==> flow/design.v <==
module traffic_light(
    input  wire clk,
    input  wire rst,     
    input  wire tick,     
    output reg  ns_g, ns_y, ns_r,
    output reg  ew_g, ew_y, ew_r
);
    parameter NS_G = 2'b00;
    parameter NS_Y = 2'b01;
    parameter EW_G = 2'b10;
    parameter EW_Y = 2'b11;
    parameter time_green = 3'd5;
    parameter time_yellow = 3'd2;
    reg [1:0] state_present, state_next;
    reg [2:0] tick_count, tick_count_next; 
    always @(posedge clk) begin
        if (rst) begin
            state_present <= NS_G;
            tick_count <= 3'd0;
        end else begin
            state_present <= state_next;
            tick_count <= tick_count_next;
        end
    end
    always @(*) begin
        state_next = state_present;
        tick_count_next   = tick_count;
        case (state_present)
            NS_G: begin
                if (tick) begin
                    if (tick_count == time_green-1) begin
                        state_next = NS_Y;
                        tick_count_next   = 3'd0;
                    end else tick_count_next = tick_count + 1;
                end
            end
            NS_Y: begin
                if (tick) begin
                    if (tick_count == time_yellow-1) begin
                        state_next = EW_G;
                        tick_count_next   = 3'd0;
                    end else tick_count_next = tick_count + 1;
                end
            end
            EW_G: begin
                if (tick) begin
                    if (tick_count == time_green-1) begin
                        state_next = EW_Y;
                        tick_count_next   = 3'd0;
                    end else tick_count_next = tick_count + 1;
                end
            end
            EW_Y: begin
                if (tick) begin
                    if (tick_count == time_yellow-1) begin
                        state_next = NS_G;
                        tick_count_next   = 3'd0;
                    end else tick_count_next = tick_count + 1;
                end
            end
            default: begin
                state_next = NS_G;
                tick_count_next   = 3'd0;
            end
        endcase
    end
    always @(*) begin
        ns_g=0; ns_y=0; ns_r=0;
        ew_g=0; ew_y=0; ew_r=0;
        case (state_present)
            NS_G: begin ns_g=1; ew_r=1; end
            NS_Y: begin ns_y=1; ew_r=1; end
            EW_G: begin ew_g=1; ns_r=1; end
            EW_Y: begin ew_y=1; ns_r=1; end
        endcase
    end
endmodule
From RTL to reports: traffic_light
Tool output for the design above, in the order of the flow.
Lines are those of the file above, counted from 1.
{"block": "inputs", "top": "traffic_light", "clk_port": "clk", "library": "sky130hd", "lib_corner": "tt_025C_1v80"}

Word-level counts
Source: Yosys, flattened and elaborated, memories not mapped. Widths are those after wreduce. Registers that Yosys merges into a memory's read port (data or address) are not register bits. Print and check cells do not count. Equal cells are merged and count once.
{"block": "classes", "eq_ne": 15, "muxes": 20, "addsub": 1, "reduce_and_logical": 11}
{"block": "op_table", "op": "inequality test 2 bit (second input constant)", "count": 8}
{"block": "op_table", "op": "two-way mux 2 bit", "count": 8}
{"block": "op_table", "op": "OR reduction 3 bit", "count": 4}
{"block": "op_table", "op": "two-way mux 3 bit", "count": 4}
{"block": "op_table", "op": "parallel mux 1 bit (select 2 bit)", "count": 6}
{"block": "op_table", "op": "OR reduction 2 bit", "count": 4}
{"block": "op_table", "op": "AND reduction 8 bit", "count": 1}
{"block": "op_table", "op": "parallel mux 2 bit (select 4 bit)", "count": 1}
{"block": "op_table", "op": "parallel mux 3 bit (select 2 bit)", "count": 1}
{"block": "op_table", "op": "inequality test 2 x 1 -> 1 bit (second input constant)", "count": 2}
{"block": "op_table", "op": "equality test 2 bit (second input constant)", "count": 2}
{"block": "op_table", "op": "adder 3 x 1 -> 3 bit (second input constant)", "count": 1}
{"block": "op_table", "op": "equality test 3 x 1 -> 1 bit (second input constant)", "count": 1}
{"block": "op_table", "op": "equality test 3 bit (second input constant)", "count": 1}
{"block": "op_table", "op": "equality test 2 x 1 -> 1 bit (second input constant)", "count": 1}
{"block": "op_table", "op": "logical NOT 2 bit", "count": 1}
{"block": "op_table", "op": "AND reduction 2 bit", "count": 1}
{"block": "bits", "out_inout_bits": 6, "register_bits": 5, "inputBits": 3}

Depth
Yosys ltp: most cells in a row. Word level: on the elaborated netlist, between registers, memories and ports. Mapped: between sequential cells and ports; inverters and the memories' decode and read muxes count.
{"block": "logic_depth", "word_depth": 4, "ABC_AREA": 0, "ltp_mapped": 5, "depth_no_buf": 5}

Mapped cells and area
Yosys stat after the flow's synthesis: flattened, memories mapped to cells. It holds for the ABC_AREA given above (unset counts as 0); a run with the other value may have another netlist.
{"block": "by_type", "cell": "sky130_fd_sc_hd__dfxtp_1", "count": 7, "area_total_um2": 140.134}
{"block": "by_type", "cell": "sky130_fd_sc_hd__ha_1", "count": 3, "area_total_um2": 37.536}
{"block": "by_type", "cell": "sky130_fd_sc_hd__a22oi_1", "count": 3, "area_total_um2": 22.522}
{"block": "by_type", "cell": "sky130_fd_sc_hd__nor2_1", "count": 6, "area_total_um2": 22.522}
{"block": "by_type", "cell": "sky130_fd_sc_hd__nor4_4", "count": 1, "area_total_um2": 21.27}
{"block": "by_type", "cell": "sky130_fd_sc_hd__inv_1", "count": 4, "area_total_um2": 15.014}
{"block": "by_type", "cell": "sky130_fd_sc_hd__o221ai_2", "count": 1, "area_total_um2": 15.014}
{"block": "by_type", "cell": "sky130_fd_sc_hd__or4_1", "count": 2, "area_total_um2": 15.014}
{"block": "by_type", "cell": "sky130_fd_sc_hd__nand2b_1", "count": 2, "area_total_um2": 12.512}
{"block": "by_type", "cell": "sky130_fd_sc_hd__o31ai_2", "count": 1, "area_total_um2": 12.512}
{"block": "by_type", "cell": "sky130_fd_sc_hd__a221o_2", "count": 1, "area_total_um2": 11.261}
{"block": "by_type", "cell": "sky130_fd_sc_hd__buf_6", "count": 1, "area_total_um2": 11.261}
{"block": "by_type", "cell": "sky130_fd_sc_hd__nand4bb_1", "count": 1, "area_total_um2": 11.261}
{"block": "by_type", "cell": "sky130_fd_sc_hd__nor3_1", "count": 2, "area_total_um2": 10.01}
{"block": "by_type", "cell": "sky130_fd_sc_hd__o22a_2", "count": 1, "area_total_um2": 10.01}
{"block": "by_type", "cell": "sky130_fd_sc_hd__and3b_1", "count": 1, "area_total_um2": 8.758}
{"block": "by_type", "cell": "sky130_fd_sc_hd__o32ai_1", "count": 1, "area_total_um2": 8.758}
{"block": "by_type", "cell": "sky130_fd_sc_hd__buf_4", "count": 1, "area_total_um2": 7.507}
Other cell types: 8; their cells: 8.
{"block": "synth_totals", "cell_count": 47, "n_buf": 3, "yosys_area_um2": 437.9, "seqArea_um2": 140.1, "ffs": 7}

Timing after synthesis
OpenSTA on the mapped netlist: ideal clock, no wires. The path of least setup slack (recovery checks aside). Input and output delay are each 20% of the period. Register names are those of the netlist, which keeps one name where synthesis merged equal registers.
{"block": "synth_path", "path_kind": "reg2out", "from": "register state_present", "to": "output port ns_y", "setup_slack_ns": 0.392, "path_delay_ns": 0.984, "arrival_time_ns": 0.984, "stages": 4, "output_delay_ns": 0.344, "n_path_buf": 1, "period_ns": 1.72, "required_ns": 1.376, "period_less_setup_slack_ns": 1.328}
"path_delay_ns" = arrival - input delay + setup time.
At an output port there is no setup time.
"stages": output pins that drive a net of the path, with the launching flip-flop's if there is one; two outputs of one cell count as two.
"period_less_setup_slack_ns" = period - worst setup slack (recovery checks aside). The figure is calculated, with input and output delays left at 20% of the set period.
Where an end lacks its bit number, it is one bit of the signal, or one of the new flip-flops if synthesis recoded a state register.
Between the ends stands the longest chain of elaborated cells between them, by number of cells; it is not shown to be the way that was timed. Of several equally long chains one is given.
Each line given opens the expression or statement behind the cell; cells for indexed reads and writes are added by Yosys, which also makes memories of some case tables.
{"block": "synth_between", "cell_sequence": "sky130_fd_sc_hd__dfxtp_1 sky130_fd_sc_hd__buf_6 sky130_fd_sc_hd__or2_2 sky130_fd_sc_hd__nor2_1", "elab_chain_cells": 3, "cone_cells": 6}
{"block": "synth_lines", "item": "from (decl)", "line_no": 14, "source": "reg [1:0] state_present, state_next;"}
{"block": "synth_lines", "item": "from (assign)", "line_no": 18, "source": "state_present <= NS_G;"}
{"block": "synth_lines", "item": "from (assign)", "line_no": 21, "source": "state_present <= state_next;"}
{"block": "synth_lines", "item": "equality test 2 bit", "line_no": 70, "source": "case (state_present)"}
{"block": "synth_lines", "item": "OR reduction 3 bit"}
{"block": "synth_lines", "item": "parallel mux 1 bit (select 2 bit)", "line_no": 70}
{"block": "synth_lines", "item": "to (decl)", "line_no": 5, "source": "output reg  ns_g, ns_y, ns_r,"}
Nets of the timed path that keep an RTL name, with a line that drives or declares them; the list need not be complete.
{"block": "synth_named_nets", "net": "ns_r", "line_no": 70}

Worst path after layout
Path of least setup slack in the final report of entry A (OpenROAD, finished layout, wires in). Where an end is a register, its clock arrival counts in the times.
{"block": "layout_path", "path_kind": "reg2reg", "from": "register state_present", "to": "register tick_count[0]", "n_path_buf": 2, "stages": 6, "setup_slack_ns": -0.21, "setup_ns": 0.09, "arrival_time_ns": 1.43, "period_ns": 1.08, "required_ns": 1.23}
Where an end lacks its bit number, it is one bit of the signal, or one of the new flip-flops if synthesis recoded a state register.
{"block": "layout_between", "cell_sequence": "sky130_fd_sc_hd__dfxtp_4 sky130_fd_sc_hd__buf_4 sky130_fd_sc_hd__nor4_4 sky130_fd_sc_hd__buf_4 sky130_fd_sc_hd__or4_4 sky130_fd_sc_hd__o31ai_2"}
{"block": "layout_lines", "item": "from (decl)", "line_no": 14, "source": "reg [1:0] state_present, state_next;"}
{"block": "layout_lines", "item": "from (assign)", "line_no": 18, "source": "state_present <= NS_G;"}
{"block": "layout_lines", "item": "from (assign)", "line_no": 21, "source": "state_present <= state_next;"}
{"block": "layout_lines", "item": "to (assign)", "line_no": 19, "source": "tick_count <= 3'd0;"}
{"block": "layout_lines", "item": "to (assign)", "line_no": 22, "source": "tick_count <= tick_count_next;"}
{"block": "layout_lines", "item": "to (decl)", "line_no": 15, "source": "reg [2:0] tick_count, tick_count_next;"}
No chain of elaborated cells between the ends is given.

Data sheet: physical implementation of traffic_light

Module traffic_light, platform sky130hd: 2 stored runs of the flow (Yosys, OpenROAD) with differing settings, in no particular order. Input and output delays are each 20% of the period that was set; the output load is 0.01 pF.
"achieved_clock_period_ns" = clock period - worst setup slack. The figure is calculated, with input and output delays left at 20% of the set period.
By "timing.worst_path_ns" is meant the share of the clock period that the worst setup path is allowed (20% is reserved at inputs, 20% at outputs), minus its slack. Clock arrival times at its registers enter into it.
By "total_power_mw" is meant OpenSTA's value without simulated activity: inputs other than the clock are taken to toggle once in ten clock periods, and the tool carries that through the logic.

{"run": "entry A", "settings": { "period_ns": 1.08, "CORE_UTILIZATION": 37, "SETUP_SLACK_MARGIN": 0.24, "PLACE_DENSITY": 0.83, "CORE_ASPECT_RATIO": 0.86, "CORE_MARGIN": 4, "CELL_PAD_IN_SITES_GLOBAL_PLACEMENT": 0, "TNS_END_PERCENT": 30, "CTS_CLUSTER_SIZE": 97, "SLEW_MARGIN": 35, "MIN_ROUTING_LAYER": "met2", "CAP_MARGIN": 20 }, "results": { "yosys.chip_area_um2": 437.9, "design.die.area_um2": 1799.5, "finish.stdcell_area_um2": 744.5, "final_util_frac": 0.676, "setup_worst_slack_ns": -0.207, "total_negative_slack_ns": -1.434, "ws_hold_ns": 0.488, "total_power_mw": 0.6191, "achieved_clock_period_ns": 1.287, "timing.worst_path_ns": 1.29, "path_kind": "reg2reg" }}
{"run": "entry B", "settings": { "period_ns": 1.45, "CORE_UTILIZATION": 26, "SETUP_SLACK_MARGIN": 0.34, "CTS_CLUSTER_SIZE": 45, "SLEW_MARGIN": 40, "MIN_ROUTING_LAYER": "met1", "CAP_MARGIN": 20, "CORE_MARGIN": 2 }, "results": { "yosys.chip_area_um2": 437.9, "design.die.area_um2": 2028.6, "finish.stdcell_area_um2": 679.4, "final_util_frac": 0.441, "setup_worst_slack_ns": 0.131, "total_negative_slack_ns": 0.000, "ws_hold_ns": 0.583, "total_power_mw": 0.4698, "achieved_clock_period_ns": 1.319, "timing.worst_path_ns": 1.03, "path_kind": "reg2out" }}
